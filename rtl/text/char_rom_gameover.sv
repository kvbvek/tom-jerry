==> flow/design.v <==
interface pos_if;
        logic [9:0] x, y;
        modport in (input x, y);
        modport out (output x, y);
endinterface
 import vga_pkg::*;
interface vga_if;
        logic [10:0] vcount, hcount;
        logic [11:0] rgb;
        logic vsync, vblnk, hsync, hblnk;
        modport in (input vcount, hcount, vsync, hsync, vblnk, hblnk, rgb);
        modport out (output vcount, hcount, vsync, hsync, vblnk, hblnk, rgb);
endinterface
interface vga_if_norgb;
        logic [10:0] vcount, hcount;
        logic vsync, vblnk, hsync, hblnk;
        modport in (input vcount, hcount, vsync, hsync, vblnk, hblnk);
        modport out (output vcount, hcount, vsync, hsync, vblnk, hblnk);
endinterface
 package game_pkg;
   localparam COLOR_PINK = 12'hf_6_f;
    localparam NUMBER_WIDTH = 22;
    localparam NUMBER_HEIGHT = 36;
    localparam NUMBER_BG_COLOR = 12'hf_f_f;
    localparam TOM_WIDTH = 32;
    localparam TOM_HEIGHT = 50;
    localparam TOM_BG_COLOR = COLOR_PINK;
    localparam JERRY_WIDTH = 25;
    localparam JERRY_HEIGHT = 32;
    localparam JERRY_BG_COLOR = 12'hf_7_f;
    localparam CHEESE_WIDTH = 25;
    localparam CHEESE_HEIGHT = 18;
    localparam CHEESE_BG_COLOR = 12'hf_f_f;
    localparam P1_X_START = 180;
    localparam P1_X_END = 650;
    localparam P1_Y_START = 595;
    localparam P1_Y_END = 600;
    localparam P1_Y_COLLISION = 598;
    localparam P1_LENGTH = 470;
    localparam P2_X_START = 780;
    localparam P2_X_END = 920;
    localparam P2_Y_START = 595;
    localparam P2_Y_END = 600;
    localparam P2_Y_COLLISION = 598;
    localparam P2_LENGTH = 140;
    localparam P3_X_START = 60;
    localparam P3_X_END = 250;
    localparam P3_Y_START = 455;
    localparam P3_Y_END = 460;
    localparam P3_Y_COLLISION = 458;
    localparam P3_LENGTH = 190;
    localparam P4_X_START = 500;
    localparam P4_X_END = 600;
    localparam P4_Y_START = 455;
    localparam P4_Y_END = 460;
    localparam P4_Y_COLLISION = 458;
    localparam P4_LENGTH = 100;
    localparam P5_X_START = 600;
    localparam P5_X_END = 900;
    localparam P5_Y_START = 315;
    localparam P5_Y_END = 320;
    localparam P5_Y_COLLISION = 318;
    localparam P5_LENGTH = 300;
    localparam P6_X_START = 125;
    localparam P6_X_END = 450;
    localparam P6_Y_START = 265;
    localparam P6_Y_END = 270;
    localparam P6_Y_COLLISION = 268;
    localparam P6_LENGTH = 325;
    localparam P7_X_START = 650;
    localparam P7_X_END = 750;
    localparam P7_Y_START = 70;
    localparam P7_Y_END = 75;
    localparam P7_Y_COLLISION = 73;
    localparam P7_LENGTH = 100;
    localparam P8_X_START = 3;
    localparam P8_X_END = 25;
    localparam P8_Y_START = 350;
    localparam P8_Y_END = 355;
    localparam P8_Y_COLLISION = 353;
    localparam P8_LENGTH = 22;
    localparam P9_X_START = 35;
    localparam P9_X_END = 65;
    localparam P9_Y_START = 280;
    localparam P9_Y_END = 285;
    localparam P9_Y_COLLISION = 283;
    localparam P9_LENGTH = 30;
    localparam P10_X_START = 970 ;
    localparam P10_X_END = 1000;
    localparam P10_Y_START = 535;
    localparam P10_Y_END = 540;
    localparam P10_Y_COLLISION = 538;
    localparam P10_LENGTH = 30;
    localparam P11_X_START = 0;
    localparam P11_X_END = 70;
    localparam P11_Y_START = 675;
    localparam P11_Y_END = 680;
    localparam P11_Y_COLLISION = 678;
    localparam P11_LENGTH = 70;
    localparam P12_X_START = 35;
    localparam P12_X_END = 65;
    localparam P12_Y_START = 420;
    localparam P12_Y_END = 425;
    localparam P12_Y_COLLISION = 423;
    localparam P12_LENGTH = 30;
    localparam P13_X_START = 680;
    localparam P13_X_END = 750;
    localparam P13_Y_START = 675;
    localparam P13_Y_END = 680;
    localparam P13_Y_COLLISION = 678;
    localparam P13_LENGTH = 70;
    localparam P14_X_START = 300;
    localparam P14_X_END = 400;
    localparam P14_Y_START = 515;
    localparam P14_Y_END = 520;
    localparam P14_Y_COLLISION = 518;
    localparam P14_LENGTH = 100;
    localparam P15_X_START = 620;
    localparam P15_X_END = 680;
    localparam P15_Y_START = 515;
    localparam P15_Y_END = 520;
    localparam P15_Y_COLLISION = 518;
    localparam P15_LENGTH = 60;
    localparam P16_X_START = 350;
    localparam P16_X_END = 490;
    localparam P16_Y_START = 350;
    localparam P16_Y_END = 355;
    localparam P16_Y_COLLISION = 353;
    localparam P16_LENGTH = 140;
    localparam P17_X_START = 920 ;
    localparam P17_X_END = 960;
    localparam P17_Y_START = 455;
    localparam P17_Y_END = 460;
    localparam P17_Y_COLLISION = 458;
    localparam P17_LENGTH = 40;
    localparam P18_X_START = 965 ;
    localparam P18_X_END = 995;
    localparam P18_Y_START = 375;
    localparam P18_Y_END = 380;
    localparam P18_Y_COLLISION = 378;
    localparam P18_LENGTH = 30;
    localparam P19_X_START = 0;
    localparam P19_X_END = 1020;
    localparam P19_Y_START = 760;
    localparam P19_Y_END = 765;
    localparam P19_Y_COLLISION = 763;
    localparam P19_LENGTH = 1020;
    endpackage
package vga_pkg;
localparam HOR_PIXELS = 1024;
localparam VER_PIXELS = 768;
localparam HOR_TOTAL_TIME = 1344;
localparam HOR_SYNC_START = 1048;
localparam HOR_SYNC_END = 1184;
localparam HOR_BLANK_START = 1024;
localparam HOR_BLANK_END = 1344;
localparam VER_TOTAL_TIME = 806;
localparam VER_SYNC_START = 771;
localparam VER_SYNC_END = 777;
localparam VER_BLANK_START = 768;
localparam VER_BLANK_END = 806;
endpackage
`timescale 1 ns / 1 ps
module char_rom_gameover
    #( parameter
    TOM = 1
    )
(
    input  logic clk,
    input  logic [11:0] char_xy,
    output logic [6:0] char_code
);
logic [6:0] data;
always_ff @(posedge clk) begin
    char_code <= data;
end
always_comb begin
    if(TOM == 1) begin
        case(char_xy) 
            12'h000: data = "T";
            12'h001: data = "O";
            12'h002: data = "M";   
            12'h003: data = " ";
            12'h004: data = "W";
            12'h005: data = "I";
            12'h006: data = "N";
            12'h007: data = "S";
            12'h008: data = " ";
            12'h009: data = "P";
            12'h00a: data = "R";
            12'h00b: data = "E";    
            12'h00c: data = "S";
            12'h00d: data = "S";
            12'h00e: data = " ";
            12'h00f: data = "E";
            12'h010: data = "N";
            12'h011: data = "T";
            12'h012: data = "E";
            12'h013: data = "R";
            12'h014: data = " ";
            12'h015: data = "T";
            12'h016: data = "O";
            12'h017: data = " ";
            12'h018: data = "R";
            12'h019: data = "E";
            12'h01a: data = "S";
            12'h01b: data = "E";
            12'h01c: data = "T";
            default: data = 7'h20;
        endcase
    end
    else begin
        case(char_xy) 
            12'h000: data = "J";
            12'h001: data = "E";
            12'h002: data = "R";   
            12'h003: data = "R";
            12'h004: data = "Y";
            12'h005: data = " ";
            12'h006: data = "W";
            12'h007: data = "I";
            12'h008: data = "N";
            12'h009: data = "S";
            12'h00a: data = " ";
            12'h00b: data = "P";
            12'h00c: data = "R";
            12'h00d: data = "E";    
            12'h00e: data = "S";
            12'h00f: data = "S";
            12'h010: data = " ";
            12'h011: data = "E";
            12'h012: data = "N";
            12'h013: data = "T";
            12'h014: data = "E";
            12'h015: data = "R";
            12'h016: data = " ";
            12'h017: data = "T";
            12'h018: data = "O";
            12'h019: data = " ";
            12'h01a: data = "R";
            12'h01b: data = "E";
            12'h01c: data = "S";
            12'h01d: data = "E";
            12'h01e: data = "T";
            default: data = 7'h20;
        endcase
    end
end
endmodule 
# Tool chain data of char_rom_gameover
# The steps from the RTL of char_rom_gameover to its reports follow in flow order.
# Lines are those of the file above, counted from 1.
# Operators: Yosys type, input widths -> output width; for muxes data width and select width s.
# Library cell names are shortened.
# A cell with - has no value.
# inputs
top_module	char_rom_gameover
clk_port	clk
library	sky130hd
corner	tt_025C_1v80

# After elaboration
# Yosys after proc, flatten, opt, wreduce and memory -nomap, before mapping. Enables and synchronous resets that opt folds into registers are not counted as muxes. Memory bits, and registers merged into a memory's read port (data or address), are not among the register bits. Print and check cells are not counted. Equal cells are merged and count once.
# Yosys's memory passes give these memory sizes; they may raise the number of words (mostly to a power of two), join words into wider ones and drop unused or constant bits.
# word_totals
reg_bits	0
latchBits	0
ram_bits	0
rom_bits	224
clocked_rd_ports_x_width	7
mem_count	1
input_bits	13
out_inout_bits	7
# memory_table
memory	words	word_bits	read_ports	write_ports	line_no	text
(no name shown)	32	7	1	0	179	case(char_xy)
# op_classes
n_addsub	0
mul	0
n_div	0
cmp	0
eq_ne	0
shift	0
muxes	0
n_logic	0
reduce_logical	2
# op_table
op	count
$logic_not 7->1	1
$logic_not 1->1	1

# Logic depth
# Yosys ltp: most cells in a row. Word level: on the elaborated netlist, between registers, memories and ports. Mapped: between sequential cells and ports; inverters and the memories' decode and read muxes count.
# logic_depth
word_depth	2
ABC_AREA	0
ltp_mapped	6

# Synthesis result
# Source: synth_stat.txt of the flow (Yosys; design flattened, memories mapped). It holds for the ABC_AREA given above (unset counts as 0); a run with the other value may have another netlist.
# mapped
mapped_cells	74
yosys_area_um2	610.6
seqArea_um2	140.1
flip_flops	7
# by_type
type	count	type_area_um2
dfxtp_1	7	140.134
ha_1	8	100.096
mux2i_1	6	60.058
o21ai_0	7	35.034
a311oi_1	3	26.275
nand2_1	7	26.275
a211oi_1	3	22.522
nor2_1	5	18.768
a21o_2	2	17.517
a2111oi_2	1	15.014
a21oi_1	3	15.014
buf_2	3	15.014
inv_1	4	15.014
a31oi_1	2	12.512
nand2b_1	2	12.512
nor2b_1	2	12.512
nor4_2	1	12.512
a2111o_1	1	11.261
# Other cell types: 6; their cells: 7.

# Timing after synthesis
# Source: OpenSTA report_checks on the synthesized netlist (no wires, ideal clock, input and output delay 20% of the period each), path of least setup slack; recovery checks are left aside. Register names are those of the netlist, which keeps one name where synthesis merged equal registers.
# synth_timing
kind	input port to flip-flop
start	input char_xy[0]
end	register char_code[1]
period_ps	1430
in_delay_ps	286
launch_ps	286
arrival_ps	1260
t_required_ps	1329
setup_slack_ps	69
delay_ps	1075
driving_pins	6
n_path_buf	0
period_less_setup_slack_ps	1361
# "delay_ps" = arrival - input delay + setup time.
# "driving_pins" counts driving pins, that of a launching flip-flop among them; a cell with two outputs on the path counts twice.
# "period_less_setup_slack_ps" = period - worst setup slack (recovery checks aside). The figure is calculated, with input and output delays left at 20% of the set period.
# synth_via
path_cell_list	inv_1 -> ha_1 -> nand2_1 -> nor3b_1 -> a2111o_1 -> o41ai_1
# synth_lines
element	line_no	text
from (decl)	170	input  logic [11:0] char_xy,
to (decl)	171	output logic [6:0] char_code
# Chain of elaborated cells between the ends: none given.

# Path in the finished layout
# From the final timing report of entry A: the path of least setup slack in the routed layout; clock arrival at registers is part of the times.
# The report prints the path's times to 10 ps; the period is as set.
# layout_timing
kind	input port to flip-flop
start	input char_xy[1]
end	register char_code[4]
period_ps	933
in_delay_ps	190
launch_ps	190
arrival_ps	1250
t_required_ps	1080
setup_slack_ps	-170
driving_pins	6
n_path_buf	1
# layout_via
path_cell_list	buf_8 -> clkinvlp_4 -> ha_4 -> nand2b_4 -> a311oi_1 -> a311oi_1
# layout_lines
element	line_no	text
from (decl)	170	input  logic [11:0] char_xy,
to (decl)	171	output logic [6:0] char_code
# Chain of elaborated cells between the ends: none given.

# Below are 2 stored runs of the flow (Yosys, OpenROAD; platform sky130hd) on char_rom_gameover, each with its settings and what was measured, unordered. Constraints: input delay and output delay 20% of the set period each, output load 0.01 pF.
# "achieved_clock_period_ps" = clock period - worst setup slack. The figure is calculated, with input and output delays left at 20% of the set period.
# "worst_setup_path_time_ps" is the time allowed to the run's worst setup path (the clock period less input and output delay, where it has them) less its slack. Clock arrival times count: a late capture clock shortens it, a late launch clock lengthens it.
# "power.total_mw": no workload was simulated; the value follows from the tool's default switching activity.
# "worst_setup_path_time_ps" is given in steps of 10 ps.
# Among the settings, -- means not set for that run.
# A result given as -- is not shown for that run.
stored run	period_ns	CAP_MARGIN	CORE_MARGIN	CORE_UTILIZATION	SLEW_MARGIN	PLACE_DENSITY_LB_ADDON	HOLD_SLACK_MARGIN	CORE_ASPECT_RATIO	CELL_PAD_IN_SITES_GLOBAL_PLACEMENT	TNS_END_PERCENT	CTS_CLUSTER_DIAMETER	MAX_ROUTING_LAYER	layout_stdcell_area_um2	power.total_mw	dieArea_um2	fin_hold_ws_ps	yosys.chip_area_um2	total_negative_slack_ps	worstSetupSlack_ps	achieved_clock_period_ps	worst_setup_path_time_ps	worst_path_kind	post_route_util_pct
entry A	0.933	20	2	40	20	--	--	--	--	--	--	--	1223.7	1.015	1855.0	296	610.6	-771	-174	1107	920	input port to flip-flop	83.2
entry B	2.53	15	2	50	20	0.09	0.3	1.2	3	75	318	met5	--	--	--	--	--	--	--	--	--	--	--
# Entry B: incomplete, placement halted on FLW-0024
